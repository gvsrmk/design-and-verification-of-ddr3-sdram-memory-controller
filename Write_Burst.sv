==> flow/design.v <==
module WriteBurst #(parameter BW=8)(       
	input  logic        clock    ,         
	input  logic        reset    ,         
	input  logic [2*BW-1:0] data     ,     
	input  logic        valid_in ,         
	output logic [BW-1:0] out      ,       
	output logic        valid_out          
);
	logic [BW-1:0] temp1;                  
	logic [BW-1:0] temp2;                  
	logic valid_out1,valid_out2;           
	assign out = (clock) ? temp2 : temp1;            
	assign valid_out = (valid_out1 & valid_out2);    
	always_ff @(negedge clock) begin : proc_valid1  
		if(reset) begin                              
			valid_out1 <= 0;
		end else begin                              
			valid_out1 <= valid_in;                  
		end
	end
	always_ff @(posedge clock) begin : proc_valid2   
		if(reset) begin                              
			valid_out2 <= 0;
		end else begin
			valid_out2 <= valid_in;                  
		end
	end
	always @ (posedge clock) begin             
		if(valid_in)
			temp1 <= data[BW-1:0];
	end
	always @ (negedge clock) begin             
		if(valid_in)
			temp2 <= data[2*BW-1:BW];
	end
endmodule:WriteBurst
### Step by step through the tools: WriteBurst

The steps from the RTL of WriteBurst to its reports follow in flow order.
Lines are those of the file above, counted from 1.
A cell with - has no value.

* design top: WriteBurst
* clock: clock
* library: sky130hd
* library corner: tt_025C_1v80

### Word level

Yosys after proc, flatten, opt, wreduce and memory -nomap, before mapping. Enables and synchronous resets that opt folds into registers are not counted as muxes. Memory bits, and registers merged into a memory's read port (data or address), are not among the register bits. Print and check cells are not counted.

* bits in registers: 18
* bits of input ports: 19
* output and inout bits: 9
* cells after elaboration: 7

* muxes and demuxes: 2
* bitwise logic cells: 1

Operators by type and width (count)
* 8-bit 2-to-1 mux: 1
* 1-bit AND: 1
* 1-bit 2-to-1 mux: 1

### Longest topological paths

Depth = most cells in a row (Yosys ltp): at word level without a register or memory, in the mapped netlist without a sequential cell, where the memories' decode and read muxes count.

* word-level depth: 1
* ABC_AREA: 0
* depth in mapped cells: 2
* gate-level depth less buffers: 1

### Synthesis result

Source: synth_stat.txt of the flow (Yosys; design flattened, memories mapped). It holds for the ABC_AREA given above (unset counts as 0); a run with the other value may have another netlist.
Totals and module areas in this step are rounded.

Cell types
* sky130_fd_sc_hd__edfxtp_1: count 16, total area 480.461 um2
* sky130_fd_sc_hd__mux2_4: count 8, total area 120.115 um2
* sky130_fd_sc_hd__dfxtp_1: count 2, total area 40.038 um2
* sky130_fd_sc_hd__buf_6: count 1, total area 11.261 um2
* sky130_fd_sc_hd__and2_1: count 1, total area 6.256 um2
* sky130_fd_sc_hd__nor2b_1: count 1, total area 6.256 um2
* sky130_fd_sc_hd__inv_1: count 1, total area 3.754 um2

* cells in the netlist: 30
* cell area after synthesis: 668.1 um2
* sequential area: 520.5 um2
* flip-flops: 18
* buffers: 1

FLOW RESULTS
============

Settings and measured results of 2 stored flow runs for module WriteBurst (sky130hd), not sorted in any way. The constraints put input and output delay at 20% of the set period each and load the outputs with 0.01 pF.
By "overall power" is meant OpenSTA's value without simulated activity: inputs other than the clock are taken to toggle once in ten clock periods, and the tool carries that through the logic.
Values from the reports are rounded here.

### Job 1

Settings: `period_ns=2.54`, `SETUP_SLACK_MARGIN=0.31`, `CAP_MARGIN=20`, `CORE_MARGIN=2`, `CORE_UTILIZATION=40`, `SLEW_MARGIN=20`

- Utilization after layout: 70.0%
- Worst hold slack: 0.627 ns
- Full die area: 2013 um2
- Setup slack of the worst path: -0.447 ns
- Standard-cell area after routing: 1079 um2
- Overall power: 1.113 mW
- Setup TNS: -3.675 ns
- Cell area after synthesis: 668.1 um2

### Job 2

Settings: `period_ns=1.46`, `CORE_UTILIZATION=64`, `PLACE_DENSITY_LB_ADDON=0.21`, `CORE_ASPECT_RATIO=1.8`, `CELL_PAD_IN_SITES_GLOBAL_PLACEMENT=0`, `CELL_PAD_IN_SITES_DETAIL_PLACEMENT=2`, `GPL_ROUTABILITY_DRIVEN=1`, `CTS_CLUSTER_SIZE=46`, `CAP_MARGIN=20`, `CORE_MARGIN=2`, `SLEW_MARGIN=20`

Unfinished; error PDN-0185 in floorplanning.
